==> flow/design.v <==
module branch_epsilon #(
    parameter WIDTH = 16
) (
    input  logic             clk,
    input  logic             rst_n,
    input  logic [WIDTH-1:0] data_in_0,
    input  logic [WIDTH-1:0] data_in_1,
    output logic [WIDTH-1:0] data_out_0,
    output logic [WIDTH-1:0] data_out_1
);
    logic [WIDTH-1:0] gamma_output;
    logic [WIDTH-1:0] delta_output;
    logic [WIDTH-1:0] intermediate_mix;
    assign intermediate_mix = gamma_output + delta_output;
    assign data_out_0 = gamma_output ^ intermediate_mix;
    assign data_out_1 = delta_output & data_in_1;
    leaf_gamma #(
        .WIDTH(WIDTH)
    ) u_gamma (
        .clk     (clk),
        .rst_n   (rst_n),
        .vec_in  (data_in_0),
        .vec_out (gamma_output)
    );
    leaf_delta #(
        .WIDTH(WIDTH)
    ) u_delta (
        .clk    (clk),
        .rst_n  (rst_n),
        .vec_a  (data_in_0),
        .vec_b  (data_in_1),
        .result (delta_output)
    );
endmodule
module branch_zeta #(
    parameter WIDTH = 16
) (
    input  logic             clk,
    input  logic             rst_n,
    input  logic [WIDTH-1:0] stream_in,
    output logic [WIDTH-1:0] stream_out_p,
    output logic [WIDTH-1:0] stream_out_q
);
    logic [WIDTH-1:0] pipeline_0;
    logic [WIDTH-1:0] pipeline_1;
    logic [WIDTH-1:0] pipeline_2;
    logic [WIDTH-1:0] feedback;
    assign feedback = pipeline_2 >> 3;
    assign stream_out_p = pipeline_1 | feedback;
    assign stream_out_q = pipeline_0 ^ pipeline_2;
    always_ff @(posedge clk or negedge rst_n) begin
        if (!rst_n) begin
            pipeline_0 <= '0;
            pipeline_1 <= '0;
            pipeline_2 <= '0;
        end else begin
            pipeline_0 <= stream_in;
            pipeline_1 <= pipeline_0 + feedback;
            pipeline_2 <= pipeline_1 ^ stream_in;
        end
    end
endmodule
module leaf_delta #(
    parameter WIDTH = 16
) (
    input  logic             clk,
    input  logic             rst_n,
    input  logic [WIDTH-1:0] vec_a,
    input  logic [WIDTH-1:0] vec_b,
    output logic [WIDTH-1:0] result
);
    logic [WIDTH-1:0] merged;
    logic [WIDTH-1:0] shifted_a;
    logic [WIDTH-1:0] shifted_b;
    logic [WIDTH-1:0] acc;
    assign shifted_a = vec_a << 2;
    assign shifted_b = vec_b >> 2;
    assign merged = shifted_a ^ shifted_b;
    assign result = acc & merged;
    always_ff @(posedge clk or negedge rst_n) begin
        if (!rst_n) begin
            acc <= '0;
        end else begin
            acc <= acc + merged;
        end
    end
endmodule
module leaf_gamma #(
    parameter WIDTH = 16
) (
    input  logic             clk,
    input  logic             rst_n,
    input  logic [WIDTH-1:0] vec_in,
    output logic [WIDTH-1:0] vec_out
);
    logic [WIDTH-1:0] stage_0;
    logic [WIDTH-1:0] stage_1;
    logic [WIDTH-1:0] rotated;
    assign rotated = {vec_in[WIDTH-2:0], vec_in[WIDTH-1]};
    assign vec_out = stage_1 ^ rotated;
    always_ff @(posedge clk or negedge rst_n) begin
        if (!rst_n) begin
            stage_0 <= '0;
            stage_1 <= '0;
        end else begin
            stage_0 <= vec_in + rotated;
            stage_1 <= stage_0 | vec_in;
        end
    end
endmodule
module node_eta #(
    parameter WIDTH = 16
) (
    input  logic             clk,
    input  logic             rst_n,
    input  logic [WIDTH-1:0] input_vec,
    output logic [WIDTH-1:0] output_vec
);
    logic [WIDTH-1:0] local_state_0;
    logic [WIDTH-1:0] local_state_1;
    logic [WIDTH-1:0] computed;
    assign computed = local_state_0 & ~local_state_1;
    assign output_vec = computed + input_vec;
    always_ff @(posedge clk or negedge rst_n) begin
        if (!rst_n) begin
            local_state_0 <= '0;
            local_state_1 <= '0;
        end else begin
            local_state_0 <= input_vec | computed;
            local_state_1 <= local_state_0 ^ input_vec;
        end
    end
endmodule
module top_intermediate #(
    parameter WIDTH = 16
) (
    input  logic             clk,
    input  logic             rst_n,
    input  logic [WIDTH-1:0] input_stream_a,
    input  logic [WIDTH-1:0] input_stream_b,
    input  logic [WIDTH-1:0] input_stream_c,
    output logic [WIDTH-1:0] output_stream_x,
    output logic [WIDTH-1:0] output_stream_y,
    output logic [WIDTH-1:0] output_stream_z
);
    logic [WIDTH-1:0] epsilon_out_0;
    logic [WIDTH-1:0] epsilon_out_1;
    logic [WIDTH-1:0] zeta_out_p;
    logic [WIDTH-1:0] zeta_out_q;
    logic [WIDTH-1:0] eta_out;
    logic [WIDTH-1:0] combined_signal_0;
    logic [WIDTH-1:0] combined_signal_1;
    assign combined_signal_0 = epsilon_out_0 + zeta_out_p;
    assign combined_signal_1 = epsilon_out_1 ^ zeta_out_q;
    assign output_stream_x = combined_signal_0 & eta_out;
    assign output_stream_y = combined_signal_1 | input_stream_c;
    assign output_stream_z = eta_out ^ (epsilon_out_0 + epsilon_out_1);
    branch_epsilon #(
        .WIDTH(WIDTH)
    ) u_epsilon (
        .clk        (clk),
        .rst_n      (rst_n),
        .data_in_0  (input_stream_a),
        .data_in_1  (input_stream_b),
        .data_out_0 (epsilon_out_0),
        .data_out_1 (epsilon_out_1)
    );
    branch_zeta #(
        .WIDTH(WIDTH)
    ) u_zeta (
        .clk          (clk),
        .rst_n        (rst_n),
        .stream_in    (input_stream_c),
        .stream_out_p (zeta_out_p),
        .stream_out_q (zeta_out_q)
    );
    node_eta #(
        .WIDTH(WIDTH)
    ) u_eta (
        .clk        (clk),
        .rst_n      (rst_n),
        .input_vec  (combined_signal_0),
        .output_vec (eta_out)
    );
endmodule
Reports on top_intermediate
What the tools print for top_intermediate, step after step.
Line numbers count from 1 in the design file above.
Library cell names are shortened.
{ "design": {"design": "top_intermediate", "clock_port": "clk", "lib": "sky130hd", "pvt_corner": "tt_025C_1v80"} }

Word level
Source: Yosys, flattened and elaborated, memories not mapped. Widths are those after wreduce; folded enables and synchronous resets count as part of the registers. Registers that Yosys merges into a memory's read port (data or address) are not register bits. Print and check cells do not count. Equal cells are merged and count once.
{ "bits": {"output_inout_bits": 48, "word_cells": 32, "inputBits": 50, "ff_bits": 128} }
{ "classes": {"addsub": 7, "n_logic": 17} }
{ "op_table": {"columns": ["op", "n"], "rows": [
  ["XOR 16 bit", 7],
  ["adder 16 bit", 6],
  ["AND 16 bit", 4],
  ["OR 16 bit", 3],
  ["adder 16 x 13 -> 16 bit", 1],
  ["OR 16 x 13 -> 16 bit", 1],
  ["XOR 16 x 14 -> 16 bit", 1],
  ["inverter 16 bit", 1]
]} }

Longest topological paths
Yosys ltp: most cells in a row. Word level: on the elaborated netlist, between registers, memories and ports. Mapped: between sequential cells and ports; inverters and the memories' decode and read muxes count.
{ "logic_depth": {"depth_word": 7, "ABC_AREA": 0, "depth_mapped": 26, "mapped_depth_nobuf": 26} }

Mapped cells and area
Yosys stat after the flow's synthesis: flattened, memories mapped to cells. It holds for the ABC_AREA given above (unset counts as 0); a run with the other value may have another netlist.
The area totals of this step are shown rounded.
{ "types": {"columns": ["cell", "n", "area_total_um2"], "rows": [
  ["dfrtp_1", 126, 3.15E+03],
  ["ha_1", 122, 1.53E+03],
  ["xnor2_1", 112, 980.941],
  ["xor2_1", 87, 761.981],
  ["inv_1", 89, 334.07],
  ["nor2_1", 77, 289.027],
  ["nand2b_1", 43, 269.008],
  ["a21oi_1", 44, 220.211],
  ["a21o_1", 25, 187.68],
  ["or2_2", 30, 187.68],
  ["nand2_1", 47, 176.419],
  ["o21ai_0", 33, 165.158],
  ["fa_1", 7, 140.134],
  ["nor3_1", 26, 130.125],
  ["nand3_1", 22, 110.106],
  ["nor2b_1", 16, 100.096],
  ["and2_1", 14, 87.584],
  ["or3_1", 12, 75.072]
]} }
Other cell types: 38; their cells: 93.
{ "synth_totals": {"mapped_area_um2": 9670, "buffers": 1, "flip_flops": 126, "seq_area_um2": 3150, "stdcells": 1025} }
The figures by module come from a second, unflattened synthesis with its own total; it is not the netlist above.
{ "hier_totals": {"cells_unflattened": 1118, "hier_area_um2": 10500} }
Rows give one instance, submodules left out.
{ "by_module": {"columns": ["module", "mod_area_um2", "instances", "cells", "seq_area_um2"], "rows": [
  ["branch_zeta #(WIDTH=16)", 2300, 1, 193, 1200],
  ["node_eta #(WIDTH=16)", 2220, 1, 235, 801],
  ["top_intermediate", 1860, 1, 243, 0.0],
  ["leaf_gamma #(WIDTH=16)", 1850, 1, 168, 801],
  ["leaf_delta #(WIDTH=16)", 1270, 1, 135, 400],
  ["branch_epsilon #(WIDTH=16)", 1020, 1, 144, 0.0]
]} }

Timing after synthesis
Path of least setup slack by OpenSTA after synthesis, without wires, with an ideal clock, recovery checks aside; 20% of the period is set as input and as output delay. Where synthesis merged equal registers, the netlist keeps one of their names.
{ "synth_timing": {"kind": "input-to-output", "from": "in input_stream_b[2]", "to": "out output_stream_z[15]", "t_arrival_ps": 7405, "slack_ps": 3555, "t_first_pin_ps": 2740, "in_delay_ps": 2740, "required_ps": 10960, "path_delay_ps": 4665, "n_path_buf": 0, "output_delay_ps": 2740, "clock_period_ps": 13700, "driving_pins": 25, "synth_period_reached_ps": 10145} }
"path_delay_ps" is the arrival time less input delay plus setup time.
A path that ends at an output port has no setup time.
"driving_pins" counts driving pins, that of a launching flip-flop among them; a cell with two outputs on the path counts twice.
"synth_period_reached_ps" is the clock period less the worst setup slack; recovery checks do not enter. This is arithmetic on one report: input and output delays are still those of the set period (20% each).
The rows between start and end are the longest chain of elaborated cells between them; the timing report does not say that the signal goes this way. Where chains are equally long, one stands for them.
A line is the first line of the expression or statement that the cell stems from. Yosys adds cells for indexed reads and writes and turns some case tables into memories.
{ "synth_via": {"path_cell_list": "ha_1 > and2_2 > fa_1 > a21o_1 > a21o_1 > a21o_1 > a21o_1 > a21oi_1 > inv_1 > a21oi_1 > xnor2_1 > ha_1 > inv_1 > o22ai_1 > nor2_1 > xor2_1 > inv_1 > ha_1 > or3_1 > o21ai_0 > a211oi_1 > nor3_1 > a21oi_1 > xnor2_1 > xnor2_1", "elab_chain_len": 7, "cells_between": 9, "lines_between": 8, "cone_classes": "add/sub: 4; logic: 5"} }
{ "synth_rtl": {"columns": ["element", "line_no", "source"], "rows": [
  ["start, declared", 140, "input  logic [WIDTH-1:0] input_stream_b,"],
  ["XOR 16 x 14 -> 16 bit", 78, "assign merged = shifted_a ^ shifted_b;"],
  ["AND 16 bit", 79, "assign result = acc & merged;"],
  ["adder 16 bit", 14, "assign intermediate_mix = gamma_output + delta_output;"],
  ["XOR 16 bit", 15, "assign data_out_0 = gamma_output ^ intermediate_mix;"],
  ["adder 16 bit", 153, "assign combined_signal_0 = epsilon_out_0 + zeta_out_p;"],
  ["adder 16 bit", 123, "assign output_vec = computed + input_vec;"],
  ["XOR 16 bit", 157, "assign output_stream_z = eta_out ^ (epsilon_out_0 + epsilon_out_1);"],
  ["end, declared", 144, "output logic [WIDTH-1:0] output_stream_z"]
]} }

Path in the finished layout
From the final timing report of flow run A: the path of least setup slack in the routed layout; clock arrival at registers is part of the times.
The report prints the path's times to 10 ps; the period is as set.
{ "layout_timing": {"kind": "input-to-output", "from": "in input_stream_b[10]", "to": "out output_stream_z[14]", "driving_pins": 22, "n_path_buf": 2, "t_arrival_ps": 6850, "required_ps": 7130, "t_first_pin_ps": 1780, "slack_ps": 280, "output_delay_ps": 1780, "clock_period_ps": 8910, "in_delay_ps": 1780} }
The rows between start and end are the longest chain of elaborated cells between them; the timing report does not say that the signal goes this way. Where chains are equally long, one stands for them.
{ "layout_via": {"path_cell_list": "dlygate4sd2_1 > xor2_1 > ha_2 > ha_1 > a21o_1 > a21o_1 > or3_4 > a21oi_4 > xnor2_2 > ha_2 > or3_4 > or3_4 > o211ai_1 > xor2_1 > ha_1 > nand2_1 > nor2_1 > a21oi_1 > o21ai_1 > nor3b_2 > xnor2_1 > buf_2", "elab_chain_len": 7, "cells_between": 9, "lines_between": 8, "cone_classes": "add/sub: 4; logic: 5"} }
{ "layout_rtl": {"columns": ["element", "line_no", "source"], "rows": [
  ["start, declared", 140, "input  logic [WIDTH-1:0] input_stream_b,"],
  ["XOR 16 x 14 -> 16 bit", 78, "assign merged = shifted_a ^ shifted_b;"],
  ["AND 16 bit", 79, "assign result = acc & merged;"],
  ["adder 16 bit", 14, "assign intermediate_mix = gamma_output + delta_output;"],
  ["XOR 16 bit", 15, "assign data_out_0 = gamma_output ^ intermediate_mix;"],
  ["adder 16 bit", 153, "assign combined_signal_0 = epsilon_out_0 + zeta_out_p;"],
  ["adder 16 bit", 123, "assign output_vec = computed + input_vec;"],
  ["XOR 16 bit", 157, "assign output_stream_z = eta_out ^ (epsilon_out_0 + epsilon_out_1);"],
  ["end, declared", 144, "output logic [WIDTH-1:0] output_stream_z"]
]} }

Hand-over note for top_intermediate

Stored flow runs of top_intermediate (2 of them; Yosys, OpenROAD, sky130hd). They differ in their settings and are not a sequence. Constraints: input delay and output delay 20% of the set period each, output load 0.01 pF.
"period_less_ws_ps": clock period set for the run, less the worst setup slack. It is reckoned from that one timing run; input and output delays stay at 20% of the period that was set.
By "worst_path_ps" is meant the share of the clock period that the worst setup path is allowed (20% is reserved at inputs, 20% at outputs), minus its slack. Clock arrival times at its registers enter into it.
"worst_path_ps" is known to 10 ps.
Measured values are rounded.
[
  {
    "run": "flow run A",
    "settings": { "period_ns": 8.91, "CORE_UTILIZATION": 51, "SETUP_SLACK_MARGIN": 1.69, "PLACE_DENSITY": 0.82, "CORE_MARGIN": 8, "CTS_CLUSTER_DIAMETER": 122, "CAP_MARGIN": 20, "MAX_ROUTING_LAYER": "met5", "SLEW_MARGIN": 20 },
    "results": { "finalUtil_frac": 0.747, "die_area_um2": 23600, "period_less_ws_ps": 8630, "post_route_stdcell_area_um2": 13900, "total_negative_slack_ps": 0, "synth_area_um2": 9670, "holdWs_ps": 427, "worst_path_ps": 5070, "path_kind": "input-to-output", "worst_setup_slack_ps": 280 }
  },
  {
    "run": "flow run B",
    "settings": { "period_ns": 9.42, "SETUP_SLACK_MARGIN": 2.38, "CAP_MARGIN": 20, "CORE_MARGIN": 2, "CORE_UTILIZATION": 40, "SLEW_MARGIN": 20 },
    "results": { "finalUtil_frac": 0.579, "die_area_um2": 25400, "period_less_ws_ps": 8546, "post_route_stdcell_area_um2": 13700, "total_negative_slack_ps": 0, "synth_area_um2": 9670, "holdWs_ps": 428, "worst_path_ps": 4780, "path_kind": "input-to-output", "worst_setup_slack_ps": 874 }
  }
]

End of note.
