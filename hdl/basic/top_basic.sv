==> flow/design.v <==
module node_alpha #(
    parameter WIDTH = 8
) (
    input  logic             clk,
    input  logic             rst_n,
    input  logic [WIDTH-1:0] data_in_a,
    input  logic [WIDTH-1:0] data_in_b,
    output logic [WIDTH-1:0] data_out,
    output logic             valid_out
);
    logic [WIDTH-1:0] internal_reg_0;
    logic [WIDTH-1:0] internal_reg_1;
    logic [WIDTH-1:0] combined_signal;
    logic             state_bit;
    assign combined_signal = (internal_reg_0 & data_in_a) | (internal_reg_1 ^ data_in_b);
    assign data_out = combined_signal + internal_reg_0;
    assign valid_out = state_bit & (|combined_signal);
    always_ff @(posedge clk or negedge rst_n) begin
        if (!rst_n) begin
            internal_reg_0 <= '0;
            internal_reg_1 <= '0;
            state_bit <= 1'b0;
        end else begin
            internal_reg_0 <= data_in_a ^ data_in_b;
            internal_reg_1 <= combined_signal;
            state_bit <= ~state_bit;
        end
    end
endmodule
module node_beta #(
    parameter WIDTH = 8
) (
    input  logic             clk,
    input  logic             rst_n,
    input  logic [WIDTH-1:0] data_in_x,
    input  logic [WIDTH-1:0] data_in_y,
    output logic [WIDTH-1:0] data_out_p,
    output logic [WIDTH-1:0] data_out_q
);
    logic [WIDTH-1:0] temp_val_0;
    logic [WIDTH-1:0] temp_val_1;
    logic [WIDTH-1:0] temp_val_2;
    logic [WIDTH:0]   extended_sum;
    logic [WIDTH:0]   xtended_sum;
    logic [WIDTH:0]   tended_sum;
    logic [WIDTH:0]   ended_sum;
    logic [WIDTH:0]   nded_sum;
    logic [WIDTH:0]   ded_sum;
    logic [WIDTH:0]   ed_sum;
    assign extended_sum = {1'b0, temp_val_0} + {1'b0, temp_val_1};
    assign temp_val_2 = (data_in_x << 1) | (data_in_y >> 1);
    assign data_out_p = extended_sum[WIDTH-1:0] ^ temp_val_2;
    assign data_out_q = temp_val_0 & temp_val_1;
    always_ff @(posedge clk or negedge rst_n) begin
        if (!rst_n) begin
            temp_val_0 <= '0;
            temp_val_1 <= '0;
        end else begin
            temp_val_0 <= data_in_x + data_in_y;
            temp_val_1 <= data_out_p ^ data_in_x;
        end
    end
endmodule
module top_basic #(
    parameter WIDTH = 8
) (
    input  logic             clk,
    input  logic             rst_n,
    input  logic [WIDTH-1:0] input_a,
    input  logic [WIDTH-1:0] input_b,
    input  logic [WIDTH-1:0] input_c,
    output logic [WIDTH-1:0] output_x,
    output logic [WIDTH-1:0] output_y,
    output logic             output_valid
);
    logic [WIDTH-1:0] alpha_to_beta;
    logic [WIDTH-1:0] beta_p_to_output;
    logic [WIDTH-1:0] beta_q_internal;
    logic             alpha_valid;
    logic [WIDTH-1:0] processed_input;
    assign processed_input = input_a ^ input_c;
    assign output_x = beta_p_to_output & alpha_to_beta;
    assign output_y = beta_q_internal | processed_input;
    assign output_valid = alpha_valid;
    node_alpha #(
        .WIDTH(WIDTH)
    ) u_alpha (
        .clk       (clk),
        .rst_n     (rst_n),
        .data_in_a (input_a),
        .data_in_b (input_b),
        .data_out  (alpha_to_beta),
        .valid_out (alpha_valid)
    );
    node_beta #(
        .WIDTH(WIDTH)
    ) u_beta (
        .clk        (clk),
        .rst_n      (rst_n),
        .data_in_x  (alpha_to_beta),
        .data_in_y  (input_c),
        .data_out_p (beta_p_to_output),
        .data_out_q (beta_q_internal)
    );
endmodule
## From RTL to reports: top_basic

Tool output for the design above, in the order of the flow.
Lines are those of the file above, counted from 1.
Cell names lack the library's common part.
Not given: --

| inputs | value |
|---|---|
| top | top_basic |
| clock | clk |
| library | sky130hd |
| corner | tt_025C_1v80 |

## Word level

Yosys after proc, flatten, opt, wreduce and memory -nomap, before mapping. Enables and synchronous resets that opt folds into registers are not counted as muxes. Memory bits, and registers merged into a memory's read port (data or address), are not among the register bits. Print and check cells are not counted. Equal cells are merged and count once.

| word-level totals | value |
|---|---|
| register bits | 33 |
| bits of input ports | 26 |
| cells after elaboration | 22 |

| cells by class | value |
|---|---|
| reduce/logical cells | 1 |
| $add $sub $neg | 3 |
| bitwise logic cells | 13 |

Operator list:

| operator | count |
|---|---|
| XOR 8 bit | 5 |
| adder 8 bit | 3 |
| bitwise AND 8 bit | 3 |
| OR 8 bit | 2 |
| OR 8 x 7 -> 8 bit | 1 |
| OR reduction 8 bit | 1 |
| bitwise AND 1 bit | 1 |
| inverter 1 bit | 1 |

## Longest topological paths

Longest topological path by Yosys (ltp), each cell counted once; first at word level (registers and memories cut), then after technology mapping (sequential cells cut; the memories' decode and read muxes count).

| logic depth | value |
|---|---|
| depth in word-level cells | 6 |
| ABC_AREA | 0 |
| gate-level depth with buffers | 15 |

## Synthesis result

The flow's flattened synthesis, as Yosys stat reports it; memories are mapped. The netlist is that of the ABC_AREA named above (0 if unset); the other value can give another one.

Cell types:

| cell | count | total area (um^2) |
|---|---|---|
| dfrtp_1 | 33 | 825.792 |
| ha_1 | 31 | 387.872 |
| xnor2_1 | 29 | 253.994 |
| xor2_1 | 14 | 122.618 |
| nand2_1 | 18 | 67.565 |
| fa_1 | 3 | 60.058 |
| inv_1 | 13 | 48.797 |
| a21oi_1 | 9 | 45.043 |
| nor2_1 | 12 | 45.043 |
| nand2b_1 | 7 | 43.792 |
| o21a_1 | 5 | 37.536 |
| o21bai_1 | 5 | 37.536 |
| a21o_1 | 4 | 30.029 |
| a211o_1 | 3 | 26.275 |
| a211oi_2 | 2 | 25.024 |
| nor3b_1 | 3 | 22.522 |
| xnor3_1 | 1 | 22.522 |
| mux2i_1 | 2 | 20.019 |

Other cell types: 26; their cells: 41.

| mapped netlist | value |
|---|---|
| mapped flip-flops | 33 |
| cell count | 235 |
| buffer cells | 2 |
| mapped area | 2,401.1 um^2 |

The figures by module come from a second, unflattened synthesis with its own total; it is not the netlist above.

| unflattened totals | value |
|---|---|
| cells (unflattened synthesis) | 215 |
| area (unflattened synthesis) | 2,267.2 um^2 |

Rows give one instance, submodules left out.

Modules:

| module | area (um^2) | times used | cells |
|---|---|---|---|
| node_beta #(WIDTH=8) | 1,153.6 | 1 | 101 |
| node_alpha #(WIDTH=8) | 943.4 | 1 | 90 |
| top_basic | 170.2 | 1 | 24 |

## Timing after synthesis

Source: OpenSTA report_checks on the synthesized netlist (no wires, ideal clock, input and output delay 20% of the period each), path of least setup slack; recovery checks are left aside. Register names are those of the netlist, which keeps one name where synthesis merged equal registers.

| timing post-synthesis | value |
|---|---|
| kind | input to output |
| start point | in input_b[1] |
| end point | out output_x[6] |
| delay of the path | 1.851 ns |
| clock period | 4.17 ns |
| path buffers | 0 |
| stages on the path | 10 |
| slack | 0.651 ns |
| input delay | 0.834 ns |
| data required time | 3.336 ns |
| launch time at the first pin | 0.834 ns |
| data arrival time | 2.685 ns |
| period reached after synthesis | 3.519 ns |

"delay of the path" = arrival - input delay + setup time.
A path that ends at an output port has no setup time.
"stages on the path" counts driving pins, that of a launching flip-flop among them; a cell with two outputs on the path counts twice.
"period reached after synthesis" = period - worst setup slack (recovery checks aside). The figure is calculated, with input and output delays left at 20% of the set period.
The rows between start and end are the longest chain of elaborated cells between them; the timing report does not say that the signal goes this way. Where chains are equally long, one stands for them.
A line is the first line of the expression or statement that the cell stems from. Yosys adds cells for indexed reads and writes and turns some case tables into memories.

| on the way, post-synthesis | value |
|---|---|
| cells stage by stage | xor2_1 > a21oi_1 > inv_1 > ha_1 > a211oi_2 > o21bai_1 > a211o_1 > a21oi_1 > xnor2_1 > ha_1 |
| length of the longest elaborated chain | 6 |
| elaborated cells on any way between the ends | 6 |
| RTL lines with such cells | 5 |
| classes of those cells | add/sub: 1; logic: 5 |

Ends and longest elaborated chain, post-synthesis:

| what | line | source |
|---|---|---|
| start: declaration | 70 | `input  logic [WIDTH-1:0] input_b,` |
| XOR 8 bit | 15 | `assign combined_signal = (internal_reg_0 & data_in_a) \| (internal_reg_1 ^ data_in_b);` |
| OR 8 bit | 15 |  |
| adder 8 bit | 16 | `assign data_out = combined_signal + internal_reg_0;` |
| OR 8 x 7 -> 8 bit | 51 | `assign temp_val_2 = (data_in_x << 1) \| (data_in_y >> 1);` |
| XOR 8 bit | 52 | `assign data_out_p = extended_sum[WIDTH-1:0] ^ temp_val_2;` |
| bitwise AND 8 bit | 82 | `assign output_x = beta_p_to_output & alpha_to_beta;` |
| end: declaration | 72 | `output logic [WIDTH-1:0] output_x,` |

Some nets on the timed path still bear RTL names; the line given drives or declares the net.

Nets with RTL names, path post-synthesis:

| net | line |
|---|---|
| u_alpha.combined_signal[1] | 15 |

## Path in the finished layout

From the final timing report of run 2: the path of least setup slack in the routed layout; clock arrival at registers is part of the times.

| timing post-layout | value |
|---|---|
| kind | register to register |
| start point | reg u_alpha.internal_reg_1[0] |
| end point | reg u_beta.temp_val_0[7] |
| data arrival time | 3.23 ns |
| path buffers | 4 |
| clock period | 2.17 ns |
| launch time at the first pin | 0.28 ns |
| slack | -0.90 ns |
| data required time | 2.33 ns |
| stages on the path | 17 |

The rows between start and end are the longest chain of elaborated cells between them; the timing report does not say that the signal goes this way. Where chains are equally long, one stands for them.

| on the way, post-layout | value |
|---|---|
| cells stage by stage | dfrtp_1 > xnor2_1 > nand2_1 > ha_4 > inv_2 > fa_2 > buf_6 > xnor2_2 > buf_4 > buf_6 > ha_4 > buf_6 > o21a_1 > a211oi_2 > mux2i_1 > o211ai_1 > xor2_1 |
| length of the longest elaborated chain | 4 |
| elaborated cells on any way between the ends | 4 |
| RTL lines with such cells | 3 |
| classes of those cells | add/sub: 2; logic: 2 |

Ends and longest elaborated chain, post-layout:

| what | line | source |
|---|---|---|
| start: declaration | 12 | `logic [WIDTH-1:0] internal_reg_1;` |
| start: assignment | 21 | `internal_reg_1 <= '0;` |
| start: assignment | 25 | `internal_reg_1 <= combined_signal;` |
| XOR 8 bit | 15 | `assign combined_signal = (internal_reg_0 & data_in_a) \| (internal_reg_1 ^ data_in_b);` |
| OR 8 bit | 15 |  |
| adder 8 bit | 16 | `assign data_out = combined_signal + internal_reg_0;` |
| adder 8 bit | 59 | `temp_val_0 <= data_in_x + data_in_y;` |
| end: assignment | 56 | `temp_val_0 <= '0;` |
| end: assignment | 59 |  |
| end: declaration | 40 | `logic [WIDTH-1:0] temp_val_0;` |

Some nets on the timed path still bear RTL names; the line given drives or declares the net.

Nets with RTL names, path post-layout:

| net | line |
|---|---|
| u_alpha.combined_signal[0] | 15 |

==> results <==
Settings and measured results of 2 stored flow runs for module top_basic (sky130hd), not sorted in any way. The constraints put input and output delay at 20% of the set period each and load the outputs with 0.01 pF.
"period achieved" means the clock period less the worst setup slack. The figure is calculated, with input and output delays left at 20% of the set period.
"time used up by the worst setup path" = time allowed to the worst setup path (clock period - input delay - output delay, where it has them) - its slack; a late launch clock adds to it, a late capture clock takes from it.
"overall power" is the tool's figure for a default switching activity; nothing was simulated.
Settings: . = not set for that run.
Among the results, . means that no value is shown for the run.

| item | run 1 | run 2 |
|---|---|---|
| period_ns | 3.68 | 2.17 |
| CORE_UTILIZATION | 65 | 38 |
| CAP_MARGIN | 20 | 20 |
| CORE_MARGIN | 2 | 2 |
| SLEW_MARGIN | 20 | 20 |
| SETUP_SLACK_MARGIN | . | 0.14 |
| PLACE_DENSITY_LB_ADDON | . | 0.11 |
| CELL_PAD_IN_SITES_DETAIL_PLACEMENT | . | 0 |
| TNS_END_PERCENT | . | 15 |
| GPL_ROUTABILITY_DRIVEN | . | 1 |
| time used up by the worst setup path (ns) | . | 3.07 |
| critical path type | . | register to register |
| worst hold slack after layout (ns) | . | 0.403 |
| total negative setup slack (ns) | . | -9.109 |
| utilization after routing | . | 0.661 |
| worst slack on setup checks (ns) | . | -0.899 |
| die area (um^2) | . | 6,970.6 |
| overall power (µW) | . | 6,515 |
| period achieved (ns) | . | 3.069 |
| chip area in the Yosys report (um^2) | . | 2,401.1 |

Run 1: incomplete, routing halted on GRT-0232
